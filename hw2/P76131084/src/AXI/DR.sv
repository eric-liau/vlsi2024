==> flow/design.v <==
module DR(
	input clk,
	input rst,
	input getaddr_default,
	input master_signal,
	output logic finish_S0,
	output logic finish_S1,
	output logic [4-1:0] RID_M0,
	output logic [32-1:0] RDATA_M0,
	output logic [1:0] RRESP_M0,
	output logic RLAST_M0,
	output logic RVALID_M0,
	input RREADY_M0,
	output logic [4-1:0] RID_M1,
	output logic [32-1:0] RDATA_M1,
	output logic [1:0] RRESP_M1,
	output logic RLAST_M1,
	output logic RVALID_M1,
	input RREADY_M1,
	input [8-1:0] RID_S0,
	input [32-1:0] RDATA_S0,
	input [1:0] RRESP_S0,
	input RLAST_S0,
	input RVALID_S0,
	output logic RREADY_S0,
	input [8-1:0] RID_S1,
	input [32-1:0] RDATA_S1,
	input [1:0] RRESP_S1,
	input RLAST_S1,
	input RVALID_S1,
	output logic RREADY_S1
);
logic waited_Sdefault, error_master, RVALID_S2;
logic [1:0] state, nextstate, slave;
logic READY;
logic success, finish;
localparam [1:0]	idle = 2'b00,
					S0_transfer = 2'b01,
					S1_transfer = 2'b10,
					default_transfer = 2'b11;
assign RVALID_S2 = getaddr_default | waited_Sdefault;
always_comb begin
	RVALID_M0 = 1'b0;
	RREADY_S0 = 1'b0;
	RDATA_M0 = 32'b0;
	RRESP_M0 = 2'b0;
	RLAST_M0 = 1'b0;
	RID_M0 = 4'b0;
	RVALID_M1 = 1'b0;
	RREADY_S1 = 1'b0;
	RDATA_M1 = 32'b0;
	RRESP_M1 = 2'b0;
	RLAST_M1 = 1'b0;
	RID_M1 = 4'b0;
	success = 1'b0;
	finish_S0 = 1'b0;
	finish_S1 = 1'b0;
	case(slave) 
		2'b00 : begin
			case(RID_S0[4])
				1'b0 : begin
					RVALID_M0 = RVALID_S0;
					RREADY_S0 = RREADY_M0 & RVALID_S0;
					RDATA_M0 = RDATA_S0;
					RRESP_M0 = RRESP_S0;
					RLAST_M0 = RLAST_S0;
					RID_M0 = RID_S0[4-1:0];
					success = RVALID_S0 & RLAST_S0 & RREADY_M0;
					finish_S0 = success ? 1'b1 : 1'b0;
				end
				1'b1 : begin
					RVALID_M1 = RVALID_S0;
					RREADY_S0 = RREADY_M1 & RVALID_S0;
					RID_M1 = RID_S0[4-1:0];
					RDATA_M1 = RDATA_S0;
					RRESP_M1 = RRESP_S0;
					RLAST_M1 = RLAST_S0;
					success = RVALID_S0 & RLAST_S0 & RREADY_M1;
					finish_S0 = success ? 1'b1 : 1'b0;
				end
			endcase
		end
		2'b01 : begin
			case(RID_S1[4])
				1'b0 : begin
					RVALID_M0 = RVALID_S1;
					RREADY_S1 = RREADY_M0 & RVALID_S1;
					RDATA_M0 = RDATA_S1;
					RRESP_M0 = RRESP_S1;
					RLAST_M0 = RLAST_S1;
					RID_M0 = RID_S1[4-1:0];
					success = RVALID_S1 & RLAST_S1 & RREADY_M0;
					finish_S1 = success ? 1'b1 : 1'b0;
				end
				1'b1 : begin
					RVALID_M1 = RVALID_S1;
					RREADY_S1 = RREADY_M1 & RVALID_S1;
					RID_M1 = RID_S1[4-1:0];
					RDATA_M1 = RDATA_S1;
					RRESP_M1 = RRESP_S1;
					RLAST_M1 = RLAST_S1;
					success = RVALID_S1 & RLAST_S1 & RREADY_M1;
					finish_S1 = success ? 1'b1 : 1'b0;
				end
			endcase
		end
		2'b10 : begin
			if(error_master) begin
				RRESP_M1 = 2'h3;
			end
			else begin
				RRESP_M0 = 2'h3;
			end
		end
	endcase
end
always_comb begin
	slave = 2'b11;
	case(state)
		idle : begin
			if(RVALID_S1) begin
				nextstate = S1_transfer; 
				slave = 2'b01;
			end
			else if(RVALID_S0) begin
				nextstate = S0_transfer; 
				slave = 2'b00;
			end
			else if(RVALID_S2) begin
				nextstate = idle;
				slave = 2'b10;
			end
			else
				nextstate = idle;
		end
		S0_transfer : begin
			slave = 2'b00;
			if(RLAST_S0 & RVALID_S0 & RREADY_S0 | finish)
				nextstate = RVALID_S1 ? S1_transfer : RVALID_S2 ? default_transfer : idle;
			else	
				nextstate = S0_transfer;
		end
		S1_transfer : begin
			slave = 2'b01;
			if(RLAST_S1 & RVALID_S1 & RREADY_S1 | finish)
				nextstate = RVALID_S0 ? S0_transfer : RVALID_S2 ? default_transfer : idle;
			else
				nextstate = S1_transfer;
		end
		default : begin
			slave = 2'b11;
			nextstate = RVALID_S1 ? S1_transfer : RVALID_S0 ? S0_transfer : idle;
		end
	endcase
end
always_ff@(posedge clk, negedge rst) begin
	if(~rst) begin
		state <= idle;
		waited_Sdefault <= 1'b0;
		finish <= 1'b0;
		error_master <= 1'b0;
	end
	else begin
		state <= nextstate;
		finish <= state == idle & nextstate != idle & success;
		if(getaddr_default) begin
			waited_Sdefault <= 1'b1;
			error_master <= master_signal;
		end
		if(state == default_transfer) 
			waited_Sdefault <= 1'b0;
	end
end
endmodule
======== Reports on DR ========
Tool output for the design above, in the order of the flow.
Line numbers count from 1 in the design file above.
Operators: Yosys type, input widths -> output width; for muxes data width and select width s.
The mark -- stands for no value.
design
  top module .............................. DR
  clock ................................... clk
  cell library ............................ sky130hd
  library corner .......................... tt_025C_1v80

======== Word-level counts ========
Source: Yosys, flattened and elaborated, memories not mapped. Widths are those after wreduce. Registers that Yosys merges into a memory's read port (data or address) are not register bits. Print and check cells do not count. Equal cells are merged and count once.
storage and ports
  flip-flop bits (word level) ............. 5
  input port bits ......................... 94
  output and inout bits ................... 84
  cells after elaboration ................. 93
operators by class
  equal/unequal tests ..................... 5
  muxes and demuxes ....................... 61
  bitwise operators ....................... 19
  reduce/logical cells .................... 4
operators with widths
  cell                number
  $pmux 32 s2         6
  $pmux 4 s2          6
  $pmux 1 s2          19
  $mux 2              10
  $pmux 2 s2          5
  $pmux 2 s3          3
  $and 1x1->1         14
  $mux 1              12
  $eq 2x2->1 const B  3
  $eq 2x1->1 const B  2
  $logic_not 2->1     2
  $reduce_bool 2->1   2
  $or 1x1->1          3
  $not 1->1           2

======== Longest topological paths ========
Longest topological path by Yosys (ltp), each cell counted once; first at word level (registers and memories cut), then after technology mapping (sequential cells cut; the memories' decode and read muxes count).
depth
  word-level depth ........................ 14
  ABC_AREA ................................ 0
  depth in mapped cells ................... 7
  depth with buffers taken out ............ 4

======== After synthesis ========
Source: synth_stat.txt of the flow (Yosys; design flattened, memories mapped). It holds for the ABC_AREA given above (unset counts as 0); a run with the other value may have another netlist.
cell types
  type                        number  area in all (um^2)
  sky130_fd_sc_hd__a22o_1     41      359.094
  sky130_fd_sc_hd__a22oi_1    34      255.245
  sky130_fd_sc_hd__nor2_1     43      161.405
  sky130_fd_sc_hd__dfrtp_1    6       150.144
  sky130_fd_sc_hd__buf_2      12      60.058
  sky130_fd_sc_hd__clkbuf_1   8       30.029
  sky130_fd_sc_hd__dfstp_2    1       26.275
  sky130_fd_sc_hd__mux2_2     2       22.522
  sky130_fd_sc_hd__a221o_1    2       20.019
  sky130_fd_sc_hd__a222oi_1   2       20.019
  sky130_fd_sc_hd__nor2b_1    3       18.768
  sky130_fd_sc_hd__or3_1      3       18.768
  sky130_fd_sc_hd__a21oi_2    2       17.517
  sky130_fd_sc_hd__a2111oi_2  1       15.014
  sky130_fd_sc_hd__buf_4      2       15.014
  sky130_fd_sc_hd__nand2_1    4       15.014
  sky130_fd_sc_hd__and2_1     2       12.512
  sky130_fd_sc_hd__nand2b_1   2       12.512
Other cell types: 22; their cells: 28.
synthesis totals
  cells in the netlist .................... 198
  chip area (Yosys) ....................... 1436.4 um^2
  area of sequential cells ................ 176.4 um^2
  flip-flop cells ......................... 7
  buffer cells ............................ 23

======== Timing after synthesis ========
OpenSTA on the mapped netlist: ideal clock, no wires. The path of least setup slack (recovery checks aside). Input and output delay are each 20% of the period. Register names are those of the netlist, which keeps one name where synthesis merged equal registers.
timing path after synthesis
  path type ............................... reg-to-output
  start ................................... register state
  end ..................................... output port RDATA_M1[14]
  clock period ............................ 2.61 ns
  external output delay ................... 0.522 ns
  time at the first pin ................... 0.000 ns
  data arrival time ....................... 1.627 ns
  data required time ...................... 2.088 ns
  setup slack ............................. 0.461 ns
  path delay .............................. 1.627 ns
  stages .................................. 8
  path buffers ............................ 3
  synthesis period reached ................ 2.149 ns
"path delay" = arrival - input delay + setup time.
A path that ends at an output port has no setup time.
"stages": output pins that drive a net of the path, with the launching flip-flop's if there is one; two outputs of one cell count as two.
"synthesis period reached" = period - worst setup slack (recovery checks aside). The figure is calculated, with input and output delays left at 20% of the set period.
An end named without its bit number is one bit of that signal or, where synthesis recoded a state register, one of its new flip-flops.
between the ends, after synthesis
  cell sequence ........................... sky130_fd_sc_hd__dfstp_2 -> sky130_fd_sc_hd__buf_2 -> sky130_fd_sc_hd__or3b_4 -> sky130_fd_sc_hd__a21oi_2 -> sky130_fd_sc_hd__buf_2 -> sky130_fd_sc_hd__buf_4 -> sky130_fd_sc_hd__a22oi_1 -> sky130_fd_sc_hd__nor2_1
RTL lines, path after synthesis
  element        RTL line  RTL
  from (decl)    34        logic [1:0] state, nextstate, slave;
  from (assign)  158       state <= idle;
  from (assign)  164       state <= nextstate;
  to (decl)      15        output logic [32-1:0] RDATA_M1,
Chain of elaborated cells between the ends: none given.

module DR, platform sky130hd, 2 stored runs of the flow under differing settings, order arbitrary. Input and output delays are each 20% of the period that was set; the output load is 0.01 pF.

Flow files of run 1
==> flow/run.sh <==
#!/bin/bash
# the make line also repeats the synthesis and layout settings of config.mk as NAME=value (left out here)
make -C /OpenROAD-flow-scripts/flow DESIGN_CONFIG=/design/flow/config.mk WORK_HOME=/design/flow/orfs CLKGATE_MAP_FILE= finish
==> flow/config.mk <==
export PLATFORM = sky130hd
export DESIGN_NAME = DR
export DESIGN_NICKNAME = DR
export VERILOG_FILES = /design/flow/design.v
export SDC_FILE = /design/flow/constraint.sdc
export NUM_CORES = 4
export LEC_CHECK = 0
export CAP_MARGIN = 40
export CELL_PAD_IN_SITES_GLOBAL_PLACEMENT = 3
export CORE_MARGIN = 10
export CORE_UTILIZATION = 25
export CTS_CLUSTER_SIZE = 68
export GPL_ROUTABILITY_DRIVEN = 1
export MAX_ROUTING_LAYER = met4
export PLACE_DENSITY_LB_ADDON = 0.25
export SLEW_MARGIN = 20
==> flow/constraint.sdc <==
create_clock -name core_clock -period 1.99 [get_ports {clk}]
set_input_delay 0.3980 -clock core_clock [delete_from_list [all_inputs] [get_ports {clk}]]
set_output_delay 0.3980 -clock core_clock [all_outputs]
set_load 0.01 [all_outputs]

report of run 1: did not finish, place, FLW-0024

Flow files of run 2
==> flow/run.sh <==
#!/bin/bash
# the make line also repeats the synthesis and layout settings of config.mk as NAME=value (left out here)
make -C /OpenROAD-flow-scripts/flow DESIGN_CONFIG=/design/flow/config.mk WORK_HOME=/design/flow/orfs CLKGATE_MAP_FILE= finish
==> flow/config.mk <==
export PLATFORM = sky130hd
export DESIGN_NAME = DR
export DESIGN_NICKNAME = DR
export VERILOG_FILES = /design/flow/design.v
export SDC_FILE = /design/flow/constraint.sdc
export NUM_CORES = 4
export LEC_CHECK = 0
export CAP_MARGIN = 30
export CELL_PAD_IN_SITES_DETAIL_PLACEMENT = 0
export CELL_PAD_IN_SITES_GLOBAL_PLACEMENT = 3
export CORE_MARGIN = 2
export CORE_UTILIZATION = 60
export CTS_CLUSTER_DIAMETER = 185
export CTS_CLUSTER_SIZE = 28
export SETUP_SLACK_MARGIN = -0.31
export SLEW_MARGIN = 15
export TNS_END_PERCENT = 20
==> flow/constraint.sdc <==
create_clock -name core_clock -period 3.19 [get_ports {clk}]
set_input_delay 0.6380 -clock core_clock [delete_from_list [all_inputs] [get_ports {clk}]]
set_output_delay 0.6380 -clock core_clock [all_outputs]
set_load 0.01 [all_outputs]

report of run 2: did not finish, place, GPL-0301
