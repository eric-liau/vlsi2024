==> flow/design.v <==
module master(
    input clk,
    input rst,
    input CEB,
    input WEB,   
    input [3:0] MemWrite,
    input [32-1:0] ADDR,
    input [32-1:0] writedata,
    output logic [32-1:0] readdata,
    output logic stall,
    input first_cycle_stall,
    output logic [4-1:0] ARID,
	output logic [32-1:0] ARADDR,
	output logic [4-1:0] ARLEN,
	output logic [3-1:0] ARSIZE,
	output logic [1:0] ARBURST,
	output logic ARVALID,
	input ARREADY,
    output logic [4-1:0] AWID,
	output logic [32-1:0] AWADDR,
	output logic [4-1:0] AWLEN,
	output logic [3-1:0] AWSIZE,
	output logic [1:0] AWBURST,
	output logic AWVALID,
	input AWREADY,
	input [4-1:0] RID,
    input [32-1:0] RDATA,
	input [1:0] RRESP,
	input RLAST,
	input RVALID,
	output logic RREADY,
    output logic [32-1:0] WDATA,
	output logic [4-1:0] WSTRB,
	output logic WLAST,
	output logic WVALID,
	input WREADY,
	input [4-1:0] BID,
	input [1:0] BRESP,
	input BVALID,
	output logic BREADY
);
logic [32-1:0] ARADDR_reg, AWADDR_reg;
logic [32-1:0] WDATA_reg;
logic [4-1:0] WSTRB_reg;
assign ARID = 4'b0;
assign ARADDR = ARADDR_reg;
assign ARLEN = 4'b0;
assign ARSIZE = 3'b10;
assign ARBURST = 2'h1;
assign AWID = 4'b0;
assign AWADDR = AWADDR_reg;
assign AWLEN = 4'b0;
assign AWSIZE = 3'b10;
assign AWBURST = 2'h1;
assign WSTRB = WSTRB_reg;
assign WLAST = 1'b1;
assign WDATA = WDATA_reg;
localparam  idle = 3'b0,
            read_address = 3'b001,
            read_data = 3'b010,
            write_address = 3'b011,
            write_data = 3'b100,
            write_response = 3'b101;
logic [2:0] state, nextstate;
logic [31:0] RD_reg;
always_ff @(posedge clk, negedge rst) begin
    if(~rst) begin
        ARADDR_reg <= 32'b0;
        AWADDR_reg <= 32'b0;
        WDATA_reg <= 32'b0;
        WSTRB_reg <= 4'b0;
    end
    else begin
        ARADDR_reg <= (state == idle) ? ADDR : ARADDR_reg;
        AWADDR_reg <= (state == idle) ? ADDR : AWADDR_reg;
        WDATA_reg <= (state == idle) ? writedata : WDATA_reg;
        WSTRB_reg <= (state == idle) ? MemWrite : WSTRB_reg;
    end
end
always_comb begin
    case(state) 
        idle : nextstate = ~CEB ? (WEB ? read_address : write_address) : idle;
        read_address : nextstate = ARREADY & ARVALID ? read_data : read_address;
        read_data : nextstate = RLAST & RVALID & RREADY ? idle  : read_data;
        write_address : nextstate = AWREADY & AWVALID ? write_data : write_address;
        write_data : nextstate = WLAST & WREADY & WVALID ? write_response : write_data;
        write_response : nextstate = BVALID & BREADY ? idle  : write_response;
        default : nextstate = idle;
    endcase
end
always_comb begin
    ARVALID = 1'b0;
    AWVALID = 1'b0;
    RREADY = 1'b0;
    WVALID = 1'b0;
    BREADY = 1'b0;
    stall = ~CEB ? 1'b1 : 1'b0;
    readdata = RD_reg; 
    case(state)
        idle : begin
            ARVALID = ~rst & ~CEB & WEB ? 1'b1 : 1'b0;
            AWVALID = ~rst & ~CEB & ~WEB ? 1'b1 : 1'b0;
            if(~first_cycle_stall)
                stall = 1'b0;
        end
        read_address : begin
            ARVALID = 1'b1;
            stall = 1'b1;
        end
        read_data : begin
            RREADY = RVALID ? 1'b1 : 1'b0;
            stall =  1'b1;
        end
        write_address : begin
            AWVALID = 1'b1;
            stall = 1'b1;
        end
        write_data : begin
            WVALID = 1'b1;
            stall = 1'b1;
        end 
        write_response : begin
            BREADY = BVALID ? 1'b1 : 1'b0;
            stall = BVALID ? 1'b0 : 1'b1;
        end
        default : stall = 1'b0;
    endcase
end
always_ff @(posedge clk, negedge rst) begin
    if(~rst) begin
        state <= idle;
        RD_reg <= 32'b0;
    end
    else begin
        state <= nextstate;
        RD_reg <= (state == read_data) & RVALID & RREADY ? RDATA : RD_reg;
    end
end
endmodule
==> Tool chain data of master <==
What the tools print for master, step after step.
Line numbers count from 1 in the design file above.
Operators carry their Yosys type and port widths (W data, S select, Z words).
{ "setup": {"design": "master", "clock_port": "clk", "library": "sky130hd", "corner": "tt_025C_1v80"} }

==> Word-level counts <==
Counts by Yosys on the flattened word-level netlist (proc, flatten, opt, wreduce; memories kept). Register bits leave out memories and registers merged into their read ports (data or address); mux counts leave out enables and synchronous resets folded into registers. Print and check cells are left out. Cells with the same type and inputs are merged into one.
{ "classes": {"reduce_and_logical": 2, "logic": 14, "muxes": 21, "eq_ne": 5} }
{ "op_table": {"columns": ["cell", "n"], "rows": [
  ["$pmux W3 S6", 1],
  ["$and A1 B1 Y1", 11],
  ["$mux W1", 11],
  ["$mux W2", 4],
  ["$eq A3 B2 Y1 const B", 2],
  ["$eq A3 B3 Y1 const B", 2],
  ["$mux W3", 2],
  ["$reduce_or A4 Y1", 1],
  ["$pmux W1 S2", 2],
  ["$not A1 Y1", 3],
  ["$eq A3 B1 Y1 const B", 1],
  ["$logic_not A3 Y1", 1],
  ["$pmux W1 S3", 1]
]} }
{ "bits": {"output_inout_bits": 165, "word_cells": 47, "inputBits": 123, "register_bits": 103} }

==> Depth <==
Depth = most cells in a row (Yosys ltp): at word level without a register or memory, in the mapped netlist without a sequential cell, where the memories' decode and read muxes count.
{ "logic_depth": {"ltp_word": 8, "ABC_AREA": 1, "ltp_mapped": 5} }

==> Mapped cells and area <==
Source: synth_stat.txt of the flow (Yosys; design flattened, memories mapped). It holds for the ABC_AREA given above (unset counts as 0); a run with the other value may have another netlist.
{ "mapped": {"mapped_area_um2": 4620.7, "seq_area_um2": 2653.8, "n_buf": 80, "flip_flops": 106, "mapped_cells": 521} }
{ "by_type": {"columns": ["cell_type", "n"], "rows": [
  ["sky130_fd_sc_hd__dfrtp_1", 105],
  ["sky130_fd_sc_hd__nand2_1", 175],
  ["sky130_fd_sc_hd__buf_4", 63],
  ["sky130_fd_sc_hd__o21ai_0", 72],
  ["sky130_fd_sc_hd__inv_1", 75],
  ["sky130_fd_sc_hd__buf_6", 9],
  ["sky130_fd_sc_hd__dfstp_2", 1],
  ["sky130_fd_sc_hd__nand3_1", 5],
  ["sky130_fd_sc_hd__clkbuf_1", 5],
  ["sky130_fd_sc_hd__buf_2", 3],
  ["sky130_fd_sc_hd__nor2_1", 3],
  ["sky130_fd_sc_hd__conb_1", 2],
  ["sky130_fd_sc_hd__nand2_2", 1],
  ["sky130_fd_sc_hd__nand4_1", 1],
  ["sky130_fd_sc_hd__inv_2", 1]
]} }

==> Timing after synthesis <==
Path of least setup slack by OpenSTA after synthesis, without wires, with an ideal clock, recovery checks aside; 20% of the period is set as input and as output delay. Where synthesis merged equal registers, the netlist keeps one of their names.
{ "synth_path": {"path_kind": "register to output", "start": "register state", "end": "output port ARVALID", "delay_ps": 1072, "path_slack_ps": 144, "clock_period_ps": 1520, "arrival_time_ps": 1072, "output_delay_ps": 304, "required_ps": 1216, "stages": 4, "path_buffers": 1, "launch_ps": 0, "period_less_setup_slack_ps": 1376} }
"delay_ps" is the arrival time less input delay plus setup time.
A path that ends at an output port has no setup time.
"stages": output pins that drive a net of the path, with the launching flip-flop's if there is one; two outputs of one cell count as two.
"period_less_setup_slack_ps" is the clock period less the worst setup slack; recovery checks do not enter. This is arithmetic on one report: input and output delays are still those of the set period (20% each).
An end named without its bit number is one bit of that signal or, where synthesis recoded a state register, one of its new flip-flops.
{ "synth_via": {"cell_sequence": "sky130_fd_sc_hd__dfstp_2 > sky130_fd_sc_hd__buf_6 > sky130_fd_sc_hd__nand3_1 > sky130_fd_sc_hd__o21ai_0"} }
{ "synth_lines": {"columns": ["item", "line_no", "source"], "rows": [
  ["start, declared", 64, "logic [2:0] state, nextstate;"],
  ["start, assigned", 131, "state <= idle;"],
  ["start, assigned", 135, "state <= nextstate;"],
  ["end, declared", 17, "output logic ARVALID,"]
]} }
No chain of elaborated cells between the ends is given.

==> Path in the finished layout <==
Path of least setup slack in the final report of run 1 (OpenROAD, finished layout, wires in). Where an end is a register, its clock arrival counts in the times.
The report prints the path's times to 10 ps; the period is as set.
{ "layout_path": {"path_kind": "register to output", "start": "register state", "end": "output port ARVALID", "path_buffers": 2, "required_ps": 1370, "output_delay_ps": 340, "path_slack_ps": -60, "arrival_time_ps": 1430, "clock_period_ps": 1710, "stages": 5, "launch_ps": 350} }
An end named without its bit number is one bit of that signal or, where synthesis recoded a state register, one of its new flip-flops.
{ "layout_via": {"cell_sequence": "sky130_fd_sc_hd__dfstp_4 > sky130_fd_sc_hd__buf_6 > sky130_fd_sc_hd__nand3_2 > sky130_fd_sc_hd__o21ai_1 > sky130_fd_sc_hd__buf_2"} }
{ "layout_lines": {"columns": ["item", "line_no", "source"], "rows": [
  ["start, declared", 64, "logic [2:0] state, nextstate;"],
  ["start, assigned", 131, "state <= idle;"],
  ["start, assigned", 135, "state <= nextstate;"],
  ["end, declared", 17, "output logic ARVALID,"]
]} }
No chain of elaborated cells between the ends is given.

Memo
Re: implementation data of master

Design master on sky130hd. What follows are 2 stored runs of the flow, each under its own settings; their order means nothing. The constraints put input and output delay at 20% of the set period each and load the outputs with 0.01 pF.
By "worst_path_time_ps" is meant the share of the clock period that the worst setup path is allowed (20% is reserved at inputs, 20% at outputs), minus its slack. Clock arrival times at its registers enter into it.
"worst_path_time_ps" is known to 10 ps.
[
  {
    "run": "run 1",
    "settings": { "period_ns": 1.71, "CORE_UTILIZATION": 18, "PLACE_DENSITY_LB_ADDON": 0.28, "CELL_PAD_IN_SITES_GLOBAL_PLACEMENT": 3, "CELL_PAD_IN_SITES_DETAIL_PLACEMENT": 0, "ABC_AREA": 1, "GPL_ROUTABILITY_DRIVEN": 0, "MAX_ROUTING_LAYER": "met5", "CAP_MARGIN": 20, "CORE_MARGIN": 2, "SLEW_MARGIN": 20 },
    "results": { "worst_path_time_ps": 1430, "path_kind": "register to output", "design.die.area_um2": 26968.2, "ws_setup_ps": -61, "finalCellArea_um2": 7493.4, "synthArea_um2": 4620.7, "tns_ps": -80 }
  },
  {
    "run": "run 2",
    "settings": { "period_ns": 1.19, "CAP_MARGIN": 20, "CORE_MARGIN": 2, "CORE_UTILIZATION": 40, "SLEW_MARGIN": 20 },
    "results": { "worst_path_time_ps": 1400, "path_kind": "register to output", "design.die.area_um2": 12385.5, "ws_setup_ps": -452, "finalCellArea_um2": 7379.6, "synthArea_um2": 4604.4, "tns_ps": -30354 }
  }
]
