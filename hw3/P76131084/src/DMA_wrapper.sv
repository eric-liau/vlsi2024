==> flow/design.v <==
module DMA(
    input clk,
    input rst,
    input DMAEN,
    input [31:0] DMASRC,
    input [31:0] DMADST,
    input [31:0] DMALEN,
    output logic DMA_interrupt,
    output logic ARVALID,
    output logic [31:0] ARADDR,
    output logic [4-1:0] ARLEN,
    input ARREADY,
    output logic RREADY,
    input RLAST,
    input RVALID,
    input [31:0] RDATA,
    output logic AWVALID,
    output logic [31:0] AWADDR,
    output logic [4-1:0] AWLEN,
    input AWREADY,
    output logic WVALID,
    output logic WLAST,
    output logic [31:0] WDATA,
    input WREADY,
    input BVALID,
	output logic BREADY
);
localparam [2:0]    IDLE = 3'b000,   
                    READ_ADDR  = 3'b001,
                    READ_DATA = 3'b010,   
                    WRITE_ADDR = 3'b011,
                    WRITE_DATA = 3'b100,
                    RESPONSE = 3'b101;
logic reg_full;
logic [2:0] state_r, nextstate_r, state_w, nextstate_w;  
logic [31:0] data;
logic [4-1:0] WLEN;
assign ARADDR = DMASRC;
assign ARLEN = DMALEN >= 32'd16 ? 4'd15 : DMALEN[4-1 : 0] - 4'b1;
assign AWADDR = DMADST;
assign AWLEN = DMALEN >= 32'd16 ? 4'd15 : DMALEN[4-1 : 0] - 4'b1;
assign WDATA = data;
assign WLAST = WLEN == 4'b0;
always_comb begin
    ARVALID = 1'b0;
    RREADY = 1'b0;
    case (state_r)
        IDLE : begin
            nextstate_r = DMAEN & DMALEN != 32'b0 ? READ_ADDR : IDLE;
        end
        READ_ADDR : begin
            ARVALID = 1'b1;
            nextstate_r = ARVALID & ARREADY ? READ_DATA : READ_ADDR;
        end
        READ_DATA : begin
            RREADY = RVALID & ~reg_full ? 1'b1 : 1'b0;
            nextstate_r = RREADY & RVALID & RLAST ? IDLE : READ_DATA;
        end
        default: 
            nextstate_r = IDLE;  
    endcase
end
always_comb begin
    AWVALID = 1'b0;
    WVALID = 1'b0;
    BREADY = 1'b0;
    case (state_w)
        IDLE : begin
            nextstate_w = DMAEN & DMALEN != 32'b0 ? WRITE_ADDR : IDLE;
        end
        WRITE_ADDR : begin
            AWVALID = 1'b1;
            nextstate_w = AWVALID & AWREADY ? WRITE_DATA : WRITE_ADDR;
            WVALID = AWVALID & AWREADY & reg_full ? 1'b1 : 1'b0;
        end
        WRITE_DATA : begin
            WVALID = reg_full ? 1'b1 : 1'b0;
            nextstate_w = WREADY & WVALID & WLAST ? RESPONSE : WRITE_DATA;
        end
        RESPONSE : begin
            BREADY = BVALID ? 1'b1 : 1'b0;
            nextstate_w = BVALID & BREADY ? IDLE : RESPONSE;
        end
        default: 
            nextstate_w = IDLE;  
    endcase
end
always_ff@(posedge clk, posedge rst) begin
    if(rst) begin
        DMA_interrupt <= 1'b0;
    end
    else begin
        DMA_interrupt <= ~DMAEN ? 1'b0 : WLAST & WREADY & WVALID & DMALEN == 32'b0 ? 1'b1 : DMA_interrupt;
    end
end
always_ff@(posedge clk, posedge rst) begin
    if (rst) begin
        reg_full <= 1'b0;
        WLEN <= 4'b0;
    end
    else begin
        reg_full <= RREADY & RVALID ? 1'b1 : WREADY & WVALID ? 1'b0 : reg_full;
        WLEN <= AWVALID & AWREADY ? AWLEN : WREADY & WVALID ? WLEN - 4'b1 : WLEN;
    end
end
always_ff@(posedge clk, posedge rst) begin
    if (rst) begin
        data <= 32'b0;
    end
    else begin
        data <= RVALID & RREADY ? RDATA : data;
    end
end
always_ff@(posedge clk, posedge rst) begin
    if (rst) begin
        state_r <= IDLE;
        state_w <= IDLE;  
    end
    else begin
        state_r <= nextstate_r;
        state_w <= nextstate_w;  
    end
end
endmodule
module DMA_wrapper(
    input clk,
  	input rst,
  	output logic DMA_interrupt,
	input [8-1:0] AWID_S,
	input [32-1:0] AWADDR_S,
	input [4-1:0] AWLEN_S,
	input [3-1:0] AWSIZE_S,
	input [1:0] AWBURST_S,
	input AWVALID_S,
	output logic AWREADY_S,
	input [32-1:0] WDATA_S,
	input [4-1:0] WSTRB_S,
	input WLAST_S,
	input WVALID_S,
	output logic WREADY_S,
	output logic [8-1:0] BID_S,
	output logic [1:0] BRESP_S,
	output logic BVALID_S,
	input BREADY_S,
    output logic [4-1:0] ARID_M,
	output logic [32-1:0] ARADDR_M,
	output logic [4-1:0] ARLEN_M,
	output logic [3-1:0] ARSIZE_M,
	output logic [1:0] ARBURST_M,
	output logic ARVALID_M,
	input ARREADY_M,
    output logic [4-1:0] AWID_M,
	output logic [32-1:0] AWADDR_M,
	output logic [4-1:0] AWLEN_M,
	output logic [3-1:0] AWSIZE_M,
	output logic [1:0] AWBURST_M,
	output logic AWVALID_M,
	input AWREADY_M,
	input [4-1:0] RID_M,
	input [32-1:0] RDATA_M,
	input [1:0] RRESP_M,
	input RLAST_M,
	input RVALID_M,
	output logic RREADY_M,
	output logic [32-1:0] WDATA_M,
	output logic [4-1:0] WSTRB_M,
	output logic WLAST_M,
	output logic WVALID_M,
	input WREADY_M,
	input [4-1:0] BID_M,
	input [1:0] BRESP_M,
	input BVALID_M,
	output logic BREADY_M
);
logic DMAEN;
logic [31:0] DMASRC, DMADST, DMALEN, ADDR;
logic [8-1:0] BID_reg;
logic AW_finish, AR_finish;
assign BID_S = BID_reg;
assign BRESP_S = 2'h0;
assign ARID_M = 4'b0;
assign AWID_M = 4'b0;
assign ARSIZE_M = 3'b10;
assign ARBURST_M = 2'h1;
assign AWSIZE_M = 3'b10;
assign AWBURST_M = 2'h1;
assign WSTRB_M = 4'b0;
localparam [1:0]    IDLE = 2'b00,   
                    READ  = 2'b01,   
                    WRITE = 2'b10,
                    RESPONSE = 2'b11;
logic [1:0] state_s, nextstate_s;
logic [4-1:0] BURST_LEN;
DMA DMA(
    .clk(clk),
    .rst(rst),
    .DMAEN(DMAEN),
    .DMASRC(DMASRC),
    .DMADST(DMADST),
    .DMALEN(DMALEN),
    .DMA_interrupt(DMA_interrupt),
    .ARVALID(ARVALID_M),
    .ARREADY(ARREADY_M),
    .ARADDR(ARADDR_M),
    .ARLEN(ARLEN_M),
    .RVALID(RVALID_M),
    .RREADY(RREADY_M),
    .RLAST(RLAST_M),
    .RDATA(RDATA_M),
    .AWVALID(AWVALID_M),
    .AWADDR(AWADDR_M),
    .AWREADY(AWREADY_M),
    .AWLEN(AWLEN_M),
    .WVALID(WVALID_M),
    .WLAST(WLAST_M),
    .WREADY(WREADY_M),
    .WDATA(WDATA_M),
    .BREADY(BREADY_M),
    .BVALID(BVALID_M)
);
always_comb begin
    case(state_s)
        IDLE : nextstate_s = AWVALID_S & AWREADY_S ? WRITE : IDLE;
        WRITE : nextstate_s = WVALID_S & WREADY_S & WLAST_S ? RESPONSE : WRITE;
        RESPONSE :  nextstate_s = BVALID_S & BREADY_S ? IDLE : RESPONSE;
        default : nextstate_s = IDLE;
    endcase
end
always_comb begin
	AWREADY_S = 1'b0;
	WREADY_S = 1'b0;
	BVALID_S = 1'b0;
    case(state_s)
        IDLE : begin
            AWREADY_S = AWVALID_S ? 1'b1 : 1'b0;
        end
        WRITE : begin
            WREADY_S = WVALID_S ? 1'b1 : 1'b0;
        end
        RESPONSE : begin
            BVALID_S = 1'b1;
        end
    endcase
end
always_ff@(posedge clk, posedge rst) begin
    if(rst) begin
        BID_reg <= 8'b0;
    end
    else begin
        BID_reg <= AWREADY_S & AWVALID_S ? AWID_S : BID_reg;
    end
end
always_ff@(posedge clk, posedge rst) begin
    if(rst) begin
        DMAEN <= 1'b0;
        DMASRC <= 32'b0;
        DMADST <= 32'b0;
        DMALEN <= 32'b0;
        ADDR <= 32'b0;
    end
    else begin
        ADDR <= AWVALID_S & AWREADY_S ? AWADDR_S : ADDR;
        if(WVALID_S & WREADY_S) begin
            case(ADDR[9:0])
                10'h100 : DMAEN <= WDATA_S[0];
                10'h200 : DMASRC <= WDATA_S;
                10'h300 : DMADST <= WDATA_S;
                10'h400 : DMALEN <= WDATA_S;
            endcase
        end
        else begin
            DMADST <= AWVALID_M & AWREADY_M ? DMADST + 32'd64 : DMADST;
            DMASRC <= ARVALID_M & ARREADY_M ? DMASRC + 32'd64 : DMASRC;
            DMALEN <= AW_finish & AR_finish ? DMALEN - {28'b0, AWLEN_M} - 32'b1 : DMALEN;
        end
    end
end
always_ff@(posedge clk, posedge rst) begin
    if(rst) begin
        AW_finish <= 1'b0;
        AR_finish <= 1'b0;
    end
    else begin
        AW_finish <= AWVALID_M & AWREADY_M ? 1'b1 : AW_finish & AR_finish ? 1'b0 : AW_finish;
        AR_finish <= ARVALID_M & ARREADY_M ? 1'b1 : AW_finish & AR_finish ? 1'b0 : AR_finish;
    end
end
always_ff@(posedge clk, posedge rst) begin
    if(rst) begin
        state_s <= IDLE;
    end
    else begin
        state_s <= nextstate_s;
    end
end
endmodule
==> From RTL to reports: DMA_wrapper <==
What the tools print for DMA_wrapper, step after step.
Lines are those of the file above, counted from 1.
Operators: Yosys type, input widths -> output width; for muxes data width and select width s.
{ "setup": {"top_module": "DMA_wrapper", "clock": "clk", "lib": "sky130hd", "corner": "tt_025C_1v80"} }

==> Elaborated design <==
Yosys after proc, flatten, opt, wreduce and memory -nomap, before mapping. Memory bits, and registers merged into a memory's read port (data or address), are not among the register bits. Print and check cells are not counted. Equal cells are merged and count once.
{ "classes": {"n_addsub": 6, "compare": 1, "eq_ne": 14, "n_mux": 46, "logic": 21, "reduce_and_logical": 18} }
{ "op_table": {"columns": ["op", "count"], "rows": [
  ["$mux 32", 9],
  ["$add 32x7->32 const B", 2],
  ["$sub 32x1->32 const B", 1],
  ["$sub 32x4->32", 1],
  ["$ge 32x5->1 const B", 1],
  ["$logic_not 32->1", 1],
  ["$reduce_bool 32->1", 1],
  ["$mux 1", 23],
  ["$and 1x1->1", 20],
  ["$eq 10x10->1 const B", 2],
  ["$reduce_bool 2->1", 7],
  ["$pmux 3 s4", 1],
  ["$mux 4", 3],
  ["$eq 10x9->1 const B", 1],
  ["$logic_not 10->1", 1],
  ["$mux 2", 5],
  ["$pmux 3 s3", 1],
  ["$ne 2x1->1 const B", 4],
  ["$reduce_and 2->1", 4],
  ["$sub 4x1->4 const B", 2],
  ["$eq 3x2->1 const B", 2],
  ["$eq 3x3->1 const B", 2],
  ["$logic_not 3->1", 2],
  ["$pmux 2 s3", 1],
  ["$mux 3", 2],
  ["$eq 2x2->1 const B", 2],
  ["$logic_not 4->1", 1],
  ["$eq 3x1->1 const B", 1]
]} }
Other operator kinds: 3; their cells: 3.
{ "word_totals": {"register_bits": 163, "inputBits": 141, "output_inout_bits": 146, "wordCells": 121} }

==> Logic depth <==
Depth = most cells in a row (Yosys ltp): at word level without a register or memory, in the mapped netlist without a sequential cell, where the memories' decode and read muxes count.
{ "logic_depth": {"ltp_word": 7, "ABC_AREA": 0, "depth_mapped": 14, "ltp_nobuf": 12} }

==> Synthesis result <==
The flow's flattened synthesis, as Yosys stat reports it; memories are mapped. The netlist is that of the ABC_AREA named above (0 if unset); the other value can give another one.
{ "synth_totals": {"mapped_cells": 1001, "area_um2": 8928.6, "seqArea_um2": 4132.7, "ff_cells": 165, "buffers": 86} }
{ "types": {"columns": ["cell", "count", "type_area_um2"], "rows": [
  ["sky130_fd_sc_hd__dfrtp_1", 162, 4.05E+03],
  ["sky130_fd_sc_hd__nand2_1", 168, 630.605],
  ["sky130_fd_sc_hd__a21oi_1", 87, 435.418],
  ["sky130_fd_sc_hd__mux2_2", 32, 360.346],
  ["sky130_fd_sc_hd__nor2_1", 64, 240.23],
  ["sky130_fd_sc_hd__o21ai_0", 45, 225.216],
  ["sky130_fd_sc_hd__buf_4", 28, 210.202],
  ["sky130_fd_sc_hd__nand3_1", 42, 210.202],
  ["sky130_fd_sc_hd__clkbuf_1", 55, 206.448],
  ["sky130_fd_sc_hd__o22a_1", 20, 175.168],
  ["sky130_fd_sc_hd__nand4_1", 24, 150.144],
  ["sky130_fd_sc_hd__o22ai_1", 23, 143.888],
  ["sky130_fd_sc_hd__inv_1", 28, 105.101],
  ["sky130_fd_sc_hd__and3_1", 16, 100.096],
  ["sky130_fd_sc_hd__ha_1", 8, 100.096],
  ["sky130_fd_sc_hd__nor4_1", 16, 100.096],
  ["sky130_fd_sc_hd__nor3_1", 18, 90.086],
  ["sky130_fd_sc_hd__a41oi_1", 10, 87.584]
]} }
Other cell types: 52; their cells: 155.
By module: a second synthesis without flattening, with its own total; a netlist apart from the flattened one above.
{ "hier_totals": {"cells_unflattened": 982, "area_unflattened_um2": 9412.8} }
Rows give one instance, submodules left out.
{ "modules": {"columns": ["mod", "instances", "cells", "area_um2", "mod_seq_area_um2"], "rows": [
  ["DMA_wrapper", 1, 759, 6906.6, 3004.1],
  ["DMA", 1, 223, 2506.2, 1128.6]
]} }

==> Worst setup path after synthesis <==
OpenSTA on the mapped netlist: ideal clock, no wires. The path of least setup slack (recovery checks aside). Input and output delay are each 20% of the period. Register names are those of the netlist, which keeps one name where synthesis merged equal registers.
{ "synth_timing": {"path_kind": "reg2reg", "start": "register DMALEN[6]", "end": "register DMALEN[10]", "tclk_ns": 5.49, "setup_ns": 0.118, "launch_ns": 0.000, "arrival_time_ns": 3.654, "t_required_ns": 5.372, "setup_slack_ns": 1.718, "delay_ns": 3.772, "path_stages": 13, "n_path_buf": 2, "period_less_setup_slack_ns": 3.772} }
"delay_ns" = arrival - input delay + setup time.
"path_stages" counts driving pins, that of a launching flip-flop among them; a cell with two outputs on the path counts twice.
"period_less_setup_slack_ns" = period - worst setup slack (recovery checks aside). The figure is calculated, with input and output delays left at 20% of the set period.
Between the ends stands the longest chain of elaborated cells between them, by number of cells; it is not shown to be the way that was timed. Of several equally long chains one is given.
A line is the first line of the expression or statement that the cell stems from. Yosys adds cells for indexed reads and writes and turns some case tables into memories.
A register here has more assigning lines than the two given.
{ "synth_between": {"path_cell_list": "sky130_fd_sc_hd__dfrtp_1 > sky130_fd_sc_hd__or4_1 > sky130_fd_sc_hd__buf_2 > sky130_fd_sc_hd__nor4b_4 > sky130_fd_sc_hd__buf_2 > sky130_fd_sc_hd__nand4_1 > sky130_fd_sc_hd__inv_1 > sky130_fd_sc_hd__ha_1 > sky130_fd_sc_hd__nor3b_1 > sky130_fd_sc_hd__o2111ai_1 > sky130_fd_sc_hd__o31ai_1 > sky130_fd_sc_hd__o221ai_1 > sky130_fd_sc_hd__a21o_1", "elab_chain_cells": 6, "cells_between": 6, "cone_classes": "add/sub: 2; compare: 1; mux: 3"} }
{ "synth_lines": {"columns": ["element", "line", "source"], "rows": [
  ["start, declared", 176, "logic [31:0] DMASRC, DMADST, DMALEN, ADDR;"],
  ["start, assigned", 258, "DMALEN <= 32'b0;"],
  ["start, assigned", 274, "DMALEN <= AW_finish & AR_finish ? DMALEN - {28'b0, AWLEN_M} - 32'b1 : DMALEN;"],
  ["$ge 32x5->1", 41, "assign AWLEN = DMALEN >= 32'd16 ? 4'd15 : DMALEN[4-1 : 0] - 4'b1;"],
  ["$mux 4", 41, null],
  ["$sub 32x4->32", 274, null],
  ["$sub 32x1->32", 274, null],
  ["$mux 32", 274, null],
  ["$mux 32", 263, "if(WVALID_S & WREADY_S) begin"],
  ["end, assigned", 258, null],
  ["end, assigned", 274, null],
  ["end, declared", 176, null]
]} }
Nets of the timed path that keep an RTL name, with a line that drives or declares them; the list need not be complete.
{ "synth_named_nets": {"columns": ["net", "line", "source"], "rows": [
  ["ARLEN_M[2]", 39, "assign ARLEN = DMALEN >= 32'd16 ? 4'd15 : DMALEN[4-1 : 0] - 4'b1;"]
]} }

==> Timing after layout <==
Path of least setup slack in the final report of entry A (OpenROAD, finished layout, wires in). Where an end is a register, its clock arrival counts in the times.
{ "layout_timing": {"path_kind": "reg2reg", "start": "register DMALEN[7]", "end": "register DMALEN[9]", "tclk_ns": 3.6, "setup_ns": 0.11, "launch_ns": 0.43, "arrival_time_ns": 3.79, "t_required_ns": 3.92, "setup_slack_ns": 0.13, "path_stages": 16, "n_path_buf": 5} }
Between the ends stands the longest chain of elaborated cells between them, by number of cells; it is not shown to be the way that was timed. Of several equally long chains one is given.
A register here has more assigning lines than the two given.
{ "layout_between": {"path_cell_list": "sky130_fd_sc_hd__dfrtp_1 > sky130_fd_sc_hd__or4_4 > sky130_fd_sc_hd__buf_6 > sky130_fd_sc_hd__nor4b_4 > sky130_fd_sc_hd__buf_6 > sky130_fd_sc_hd__buf_8 > sky130_fd_sc_hd__nand4_1 > sky130_fd_sc_hd__buf_6 > sky130_fd_sc_hd__inv_4 > sky130_fd_sc_hd__ha_4 > sky130_fd_sc_hd__nor3b_4 > sky130_fd_sc_hd__buf_4 > sky130_fd_sc_hd__and4_4 > sky130_fd_sc_hd__a31oi_4 > sky130_fd_sc_hd__a211oi_2 > sky130_fd_sc_hd__a311o_1", "elab_chain_cells": 6, "cells_between": 6, "cone_classes": "add/sub: 2; compare: 1; mux: 3"} }
{ "layout_lines": {"columns": ["element", "line", "source"], "rows": [
  ["start, declared", 176, "logic [31:0] DMASRC, DMADST, DMALEN, ADDR;"],
  ["start, assigned", 258, "DMALEN <= 32'b0;"],
  ["start, assigned", 274, "DMALEN <= AW_finish & AR_finish ? DMALEN - {28'b0, AWLEN_M} - 32'b1 : DMALEN;"],
  ["$ge 32x5->1", 41, "assign AWLEN = DMALEN >= 32'd16 ? 4'd15 : DMALEN[4-1 : 0] - 4'b1;"],
  ["$mux 4", 41, null],
  ["$sub 32x4->32", 274, null],
  ["$sub 32x1->32", 274, null],
  ["$mux 32", 274, null],
  ["$mux 32", 263, "if(WVALID_S & WREADY_S) begin"],
  ["end, assigned", 258, null],
  ["end, assigned", 274, null],
  ["end, declared", 176, null]
]} }

Top module DMA_wrapper; platform sky130hd; tools Yosys and OpenROAD; 2 stored runs in no particular order. Input and output delays are each 20% of the period that was set; the output load is 0.01 pF.
"achievedPeriod_ns": clock period set for the run, less the worst setup slack. It is reckoned from that one timing run; input and output delays stay at 20% of the period that was set.
[
  {
    "run": "entry A",
    "settings": { "period_ns": 3.6, "CORE_UTILIZATION": 33, "SETUP_SLACK_MARGIN": 0.89, "PLACE_DENSITY": 0.67, "CORE_MARGIN": 5, "TNS_END_PERCENT": 35, "GPL_TIMING_DRIVEN": 0, "GPL_ROUTABILITY_DRIVEN": 0, "CTS_CLUSTER_SIZE": 70, "CAP_MARGIN": 20, "SLEW_MARGIN": 20 },
    "results": { "achievedPeriod_ns": 3.470, "worstSetupSlack_ns": 0.130, "synth_chip_area_um2": 8928.6, "layout_utilization_frac": 0.487, "final_die_area_um2": 30445.0 }
  },
  {
    "run": "entry B",
    "settings": { "period_ns": 3.63, "CORE_UTILIZATION": 15, "PLACE_DENSITY": 0.35, "CORE_ASPECT_RATIO": 0.82, "CELL_PAD_IN_SITES_GLOBAL_PLACEMENT": 3, "TNS_END_PERCENT": 40, "ABC_AREA": 1, "GPL_ROUTABILITY_DRIVEN": 1, "CTS_CLUSTER_DIAMETER": 116, "SLEW_MARGIN": 20, "MIN_ROUTING_LAYER": "met1", "CAP_MARGIN": 20, "CORE_MARGIN": 2 },
    "results": { "achievedPeriod_ns": 3.345, "worstSetupSlack_ns": 0.285, "synth_chip_area_um2": 9424.0, "layout_utilization_frac": 0.212, "final_die_area_um2": 64857.8 }
  }
]
